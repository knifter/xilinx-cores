==> flow/design.v <==
`timescale 1ns / 100ps
module axis_testpattern_generator #
(
  parameter integer M_AXIS_TDATA_WIDTH = 32,
  parameter integer M_AXIS_BURSTSIZE = 16,
  parameter integer COUNTER_START = 0,
  parameter integer COUNTER_END = 255,
  parameter integer COUNTER_INCR = 1,
  parameter integer DIVIDER = 8
)
(
  input  wire                        m_axis_aclk,
  input  wire                        m_axis_aresetn,
  input  wire                        enable,
  input  wire                        m_axis_tready,
  output wire [M_AXIS_TDATA_WIDTH-1:0] m_axis_tdata,
  output wire                        m_axis_tvalid,
  output wire                        m_axis_tlast
);
  reg [$clog2(DIVIDER)-1:0] divctr;
  wire divzero = ~|divctr;
  always @(posedge m_axis_aclk, negedge m_axis_aresetn)
  begin
    if(~m_axis_aresetn)
    begin
        divctr <= DIVIDER - 1;
    end
    else
    begin
        divctr <= divctr - 1;
        if(divzero)
            divctr <= DIVIDER - 1;
    end
  end
  wire div_edge = divzero && enable;
  reg signed [M_AXIS_TDATA_WIDTH-1:0] counter_head;
  always @(posedge m_axis_aclk, negedge m_axis_aresetn)
  begin
    if(~m_axis_aresetn)
    begin
      counter_head <= COUNTER_START;  
    end
    else
    begin
      if(div_edge)
      begin
        if(counter_head >= (COUNTER_END-COUNTER_INCR+1))
            counter_head <= counter_head + COUNTER_INCR - (COUNTER_END - COUNTER_START) - 1;
        else
            counter_head <= counter_head + COUNTER_INCR;
      end
    end
  end
  reg signed [M_AXIS_TDATA_WIDTH-1:0] counter_tail;
  wire fifo_cnt = |(counter_head - counter_tail);
  reg m_axis_tvalid_reg;
  reg [0:0] state;
  localparam STATE_INIT	 = 1'd0;
  localparam STATE_RUN   = 1'd1;
  always @(posedge m_axis_aclk, negedge m_axis_aresetn)
  begin
    if(~m_axis_aresetn)
    begin
        counter_tail <= COUNTER_START;
        m_axis_tvalid_reg <= 0;
        state <= STATE_INIT;
    end else 
    case(state)
        STATE_INIT:  
        begin
            m_axis_tvalid_reg <= 1;
            if(m_axis_tready)
                state <= STATE_RUN;
        end
        STATE_RUN:
        begin
            if(m_axis_tready == 1)
            begin    
                if(fifo_cnt) begin
                    m_axis_tvalid_reg <= 1'b1;
                    if(counter_tail >= (COUNTER_END-COUNTER_INCR+1))
                        counter_tail <= counter_tail + COUNTER_INCR - (COUNTER_END - COUNTER_START) - 1;
                    else
                        counter_tail <= counter_tail + COUNTER_INCR;
                end else
                  m_axis_tvalid_reg <= 1'b0;
            end
        end
    endcase
  end
  reg [$clog2(M_AXIS_BURSTSIZE)-1:0] tlast_counter;
  always @(posedge m_axis_aclk, negedge m_axis_aresetn)
  begin
    if(~m_axis_aresetn)
    begin
        tlast_counter <= M_AXIS_BURSTSIZE - 1;
    end else
    begin
        if(m_axis_tvalid & m_axis_tready)
        begin
            if(~|tlast_counter)
                tlast_counter <= M_AXIS_BURSTSIZE - 1;
            else
                tlast_counter <= tlast_counter - 1;
        end
    end
  end
  assign m_axis_tdata = counter_tail;
  assign m_axis_tvalid = m_axis_tvalid_reg;
  assign m_axis_tlast = (M_AXIS_BURSTSIZE == 1) | (~|tlast_counter & m_axis_tvalid & (M_AXIS_BURSTSIZE > 0));
  wire data_out_check = m_axis_tvalid & m_axis_tready & m_axis_aclk;
endmodule
---- Tool chain data of axis_testpattern_generator ----
What the tools print for axis_testpattern_generator, step after step.
Lines are those of the file above, counted from 1.
Operators: Yosys type, input widths -> output width; for muxes data width and select width s.
A cell with - has no value.
design
  design top .............................. axis_testpattern_generator
  clock input ............................. m_axis_aclk
  cell library ............................ sky130hd
  library corner .......................... tt_025C_1v80

---- After elaboration ----
Source: Yosys, flattened and elaborated, memories not mapped. Widths are those after wreduce. Registers that Yosys merges into a memory's read port (data or address) are not register bits. Print and check cells do not count. Equal cells are merged and count once.
storage and ports
  flip-flop bits (word level) ............. 73
  bits in latches ......................... 0
  bits in writable memories ............... 0
  bits in read-only memories .............. 0
  clocked read ports x word width ......... 0
  memory cells ............................ 0
  input port bits ......................... 4
  cells after elaboration ................. 37
cells by class
  add/sub/neg operators ................... 9
  multiply operators ...................... 0
  divide/modulo/power cells ............... 0
  $lt $le $gt $ge ......................... 2
  equal/unequal tests ..................... 1
  shifts and indexed selects .............. 0
  mux-type cells .......................... 9
  bitwise operators ....................... 3
  reduce/logical cells .................... 7
operators with widths
  cell                   number
  $add 32x2->32 const B  2
  $sub 32x2->32 const B  2
  $sub 32x9->32 const B  2
  $ge 32x9->1 const B    2
  $mux 32                2
  $sub 32x32->32         1
  $reduce_or 32->1       1
  $sub 4x1->4 const B    1
  $reduce_or 4->1        1
  $mux 4                 1
  $mux 1                 4
  $sub 3x1->3 const B    1
  $reduce_and 3->1       1
  $reduce_or 3->1        1
  $mux 3                 1
  $and 1x1->1            2
  $logic_not 1->1        2
  $ne 2x2->1 const B     1
  $pmux 1 s2             1
  $logic_and 1x1->1      1
  $not 1->1              1

---- Depth ----
Longest topological path by Yosys (ltp), each cell counted once; first at word level (registers and memories cut), then after technology mapping (sequential cells cut; the memories' decode and read muxes count).
logic depth
  word-level depth ........................ 5
  ABC_AREA ................................ 1
  gate-level depth with buffers ........... 22
  depth with buffers taken out ............ 21

---- After synthesis ----
Source: synth_stat.txt of the flow (Yosys; design flattened, memories mapped). It holds for the ABC_AREA given above (unset counts as 0); a run with the other value may have another netlist.
The area totals of this step are shown rounded.
cell types
  type                      number  total area (um^2)
  sky130_fd_sc_hd__nand2_1  546     2.05E+03
  sky130_fd_sc_hd__dfrtp_1  66      1.65E+03
  sky130_fd_sc_hd__inv_1    271     1.02E+03
  sky130_fd_sc_hd__nor2_1   151     566.794
  sky130_fd_sc_hd__ha_1     38      475.456
  sky130_fd_sc_hd__nand3_1  91      455.437
  sky130_fd_sc_hd__xor2_1   49      429.162
  sky130_fd_sc_hd__o21ai_0  53      265.254
  sky130_fd_sc_hd__nand4_1  37      231.472
  sky130_fd_sc_hd__dfstp_2  7       183.926
  sky130_fd_sc_hd__xnor2_1  18      157.651
  sky130_fd_sc_hd__nor2_4   13      146.39
  sky130_fd_sc_hd__nor3_1   26      130.125
  sky130_fd_sc_hd__nor2_2   18      112.608
  sky130_fd_sc_hd__a21oi_1  21      105.101
  sky130_fd_sc_hd__nand2_2  16      100.096
  sky130_fd_sc_hd__nand3_2  7       70.067
  sky130_fd_sc_hd__xor2_2   4       65.062
Not listed: further types 25, cells in them 67.
mapped netlist
  standard cells after synthesis .......... 1499
  chip area (Yosys) ....................... 8680 um^2
  area of sequential cells ................ 1840 um^2
  flip-flop cells ......................... 73
  buffer cells ............................ 13

---- Path before layout ----
Path of least setup slack by OpenSTA after synthesis, without wires, with an ideal clock, recovery checks aside; 20% of the period is set as input and as output delay. Where synthesis merged equal registers, the netlist keeps one of their names.
timing after synthesis
  path kind ............................... reg-to-reg
  start point ............................. register counter_tail[0]
  end point ............................... register counter_tail[22]
  period .................................. 3.11 ns
  launch time at the first pin ............ 0.000 ns
  arrival time ............................ 2.452 ns
  setup slack ............................. 0.531 ns
  path delay .............................. 2.579 ns
  driving pins on the path ................ 15
  synthesis period reached ................ 2.579 ns
"path delay" is the arrival time less input delay plus setup time.
"driving pins on the path": output pins that drive a net of the path, with the launching flip-flop's if there is one; two outputs of one cell count as two.
"synthesis period reached" is the clock period less the worst setup slack; recovery checks do not enter. This is arithmetic on one report: input and output delays are still those of the set period (20% each).
The rows between start and end are the longest chain of elaborated cells between them; the timing report does not say that the signal goes this way. Where chains are equally long, one stands for them.
Each line given opens the expression or statement behind the cell; cells for indexed reads and writes are added by Yosys, which also makes memories of some case tables.
A register here has more assigning lines than the two given.
on the way, after synthesis
  cells stage by stage .................... sky130_fd_sc_hd__dfrtp_1 sky130_fd_sc_hd__ha_1 sky130_fd_sc_hd__inv_1 sky130_fd_sc_hd__nor2_4 sky130_fd_sc_hd__nand2_2 sky130_fd_sc_hd__xor2_1 sky130_fd_sc_hd__ha_1 sky130_fd_sc_hd__nand2_1 sky130_fd_sc_hd__nor2_1 sky130_fd_sc_hd__nand2_2 sky130_fd_sc_hd__nor3_4 sky130_fd_sc_hd__and2_1 sky130_fd_sc_hd__buf_6 sky130_fd_sc_hd__xor2_1 sky130_fd_sc_hd__o21ai_0
  cells in the longest elaborated chain ... 4
  elaborated cells between the ends (all ways) .. 8
  those cells by class .................... add/sub: 4; compare: 1; mux: 1; reduce/logical: 2
ends and longest elaborated chain, after synthesis
  item           RTL line  RTL
  from (decl)    54        reg signed [M_AXIS_TDATA_WIDTH-1:0] counter_tail;
  from (assign)  82        counter_tail <= counter_tail + COUNTER_INCR - (COUNTER_END - COUNTER_START) - 1;
  from (assign)  84        counter_tail <= counter_tail + COUNTER_INCR;
  $add 32x2->32  82
  $sub 32x9->32  82
  $sub 32x2->32  82
  $mux 32        81        if(counter_tail >= (COUNTER_END-COUNTER_INCR+1))
  to (assign)    82
  to (assign)    84
  to (decl)      54

---- Timing after layout ----
Path of least setup slack in the final report of stored run 1 (OpenROAD, finished layout, wires in). Where an end is a register, its clock arrival counts in the times.
timing after layout
  path kind ............................... reg-to-reg
  start point ............................. register counter_tail[8]
  end point ............................... register counter_tail[8]
  period .................................. 2.67 ns
  launch time at the first pin ............ 0.36 ns
  arrival time ............................ 3.00 ns
  setup slack ............................. -0.09 ns
  driving pins on the path ................ 19
The rows between start and end are the longest chain of elaborated cells between them; the timing report does not say that the signal goes this way. Where chains are equally long, one stands for them.
A register here has more assigning lines than the two given.
on the way, after layout
  cells stage by stage .................... sky130_fd_sc_hd__dfrtp_1 sky130_fd_sc_hd__inv_2 sky130_fd_sc_hd__ha_4 sky130_fd_sc_hd__buf_6 sky130_fd_sc_hd__nand2_4 sky130_fd_sc_hd__buf_4 sky130_fd_sc_hd__nor3_4 sky130_fd_sc_hd__nand2_2 sky130_fd_sc_hd__buf_4 sky130_fd_sc_hd__nand3_1 sky130_fd_sc_hd__nand2_1 sky130_fd_sc_hd__nor2_1 sky130_fd_sc_hd__nand3_1 sky130_fd_sc_hd__nor3_2 sky130_fd_sc_hd__nand3_2 sky130_fd_sc_hd__nand3_4 sky130_fd_sc_hd__buf_4 sky130_fd_sc_hd__buf_6 sky130_fd_sc_hd__o21ai_0
  cells in the longest elaborated chain ... 4
  elaborated cells between the ends (all ways) .. 8
  those cells by class .................... add/sub: 4; compare: 1; mux: 1; reduce/logical: 2
ends and longest elaborated chain, after layout
  item           RTL line  RTL
  from (decl)    54        reg signed [M_AXIS_TDATA_WIDTH-1:0] counter_tail;
  from (assign)  82        counter_tail <= counter_tail + COUNTER_INCR - (COUNTER_END - COUNTER_START) - 1;
  from (assign)  84        counter_tail <= counter_tail + COUNTER_INCR;
  $add 32x2->32  82
  $sub 32x9->32  82
  $sub 32x2->32  82
  $mux 32        81        if(counter_tail >= (COUNTER_END-COUNTER_INCR+1))
  to (assign)    82
  to (assign)    84
  to (decl)      54

# Flow runs of axis_testpattern_generator

2 stored runs of axis_testpattern_generator in the flow (synthesis by Yosys, layout by OpenROAD, sky130hd cells), in arbitrary order. Constraints: input delay and output delay 20% of the set period each, output load 0.01 pF.
By "period achieved" is meant the clock period of the run minus its worst setup slack. This is arithmetic on one report: input and output delays are still those of the set period (20% each).
By "critical setup path time" is meant the share of the clock period that the worst setup path is allowed (20% is reserved at inputs, 20% at outputs), minus its slack. Clock arrival times at its registers enter into it.
"total power of the final layout": no workload was simulated; the value follows from the tool's default switching activity.
Values from the reports are rounded here.

======== stored run 1 ========
==> flow/run.sh <==
#!/bin/bash
# the make line also repeats the synthesis and layout settings of config.mk as NAME=value (left out here)
make -C /OpenROAD-flow-scripts/flow DESIGN_CONFIG=/design/flow/config.mk WORK_HOME=/design/flow/orfs CLKGATE_MAP_FILE= finish
==> flow/config.mk <==
export PLATFORM = sky130hd
export DESIGN_NAME = axis_testpattern_generator
export DESIGN_NICKNAME = axis_testpattern_generator
export VERILOG_FILES = /design/flow/design.v
export SDC_FILE = /design/flow/constraint.sdc
export NUM_CORES = 4
export LEC_CHECK = 0
export ABC_AREA = 1
export CAP_MARGIN = 20
export CELL_PAD_IN_SITES_GLOBAL_PLACEMENT = 2
export CORE_MARGIN = 9
export CORE_UTILIZATION = 29
export CTS_CLUSTER_DIAMETER = 323
export CTS_CLUSTER_SIZE = 34
export PLACE_DENSITY_LB_ADDON = 0.11
export SETUP_SLACK_MARGIN = -0.13
export SLEW_MARGIN = 5
==> flow/constraint.sdc <==
create_clock -name core_clock -period 2.67 [get_ports {m_axis_aclk}]
set_input_delay 0.5340 -clock core_clock [delete_from_list [all_inputs] [get_ports {m_axis_aclk}]]
set_output_delay 0.5340 -clock core_clock [all_outputs]
set_load 0.01 [all_outputs]

-------- measured, stored run 1 --------
  chip area after synthesis (Yosys) ....... 8680 um^2
  die outline area ........................ 36500 um^2
  standard-cell area after routing ........ 12700 um^2
  post-route utilization .................. 43.8 %
  lowest setup slack ...................... -0.087 ns
  post-route setup TNS .................... -0.852 ns
  total power of the final layout ......... 18.4 mW
  period achieved ......................... 2.757 ns
  critical setup path time ................ 2.76 ns
  worst setup path type ................... reg-to-reg

======== stored run 2 ========
==> flow/run.sh <==
#!/bin/bash
# the make line also repeats the synthesis and layout settings of config.mk as NAME=value (left out here)
make -C /OpenROAD-flow-scripts/flow DESIGN_CONFIG=/design/flow/config.mk WORK_HOME=/design/flow/orfs CLKGATE_MAP_FILE= finish
==> flow/config.mk <==
export PLATFORM = sky130hd
export DESIGN_NAME = axis_testpattern_generator
export DESIGN_NICKNAME = axis_testpattern_generator
export VERILOG_FILES = /design/flow/design.v
export SDC_FILE = /design/flow/constraint.sdc
export NUM_CORES = 4
export LEC_CHECK = 0
export CAP_MARGIN = 25
export CORE_ASPECT_RATIO = 1.84
export CORE_MARGIN = 8
export CORE_UTILIZATION = 64
export CTS_CLUSTER_DIAMETER = 335
export CTS_CLUSTER_SIZE = 82
export SLEW_MARGIN = 20
export TNS_END_PERCENT = 45
==> flow/constraint.sdc <==
create_clock -name core_clock -period 5.77 [get_ports {m_axis_aclk}]
set_input_delay 1.1540 -clock core_clock [delete_from_list [all_inputs] [get_ports {m_axis_aclk}]]
set_output_delay 1.1540 -clock core_clock [all_outputs]
set_load 0.01 [all_outputs]

-------- measured, stored run 2 --------
  chip area after synthesis (Yosys) ....... 7350 um^2
  die outline area ........................ 15300 um^2
  standard-cell area after routing ........ 8060 um^2
  post-route utilization .................. 71.1 %
  lowest setup slack ...................... 1.17 ns
  post-route setup TNS .................... 0.000 ns
  total power of the final layout ......... 3.38 mW
  period achieved ......................... 4.602 ns
  critical setup path time ................ 4.60 ns
  worst setup path type ................... reg-to-reg
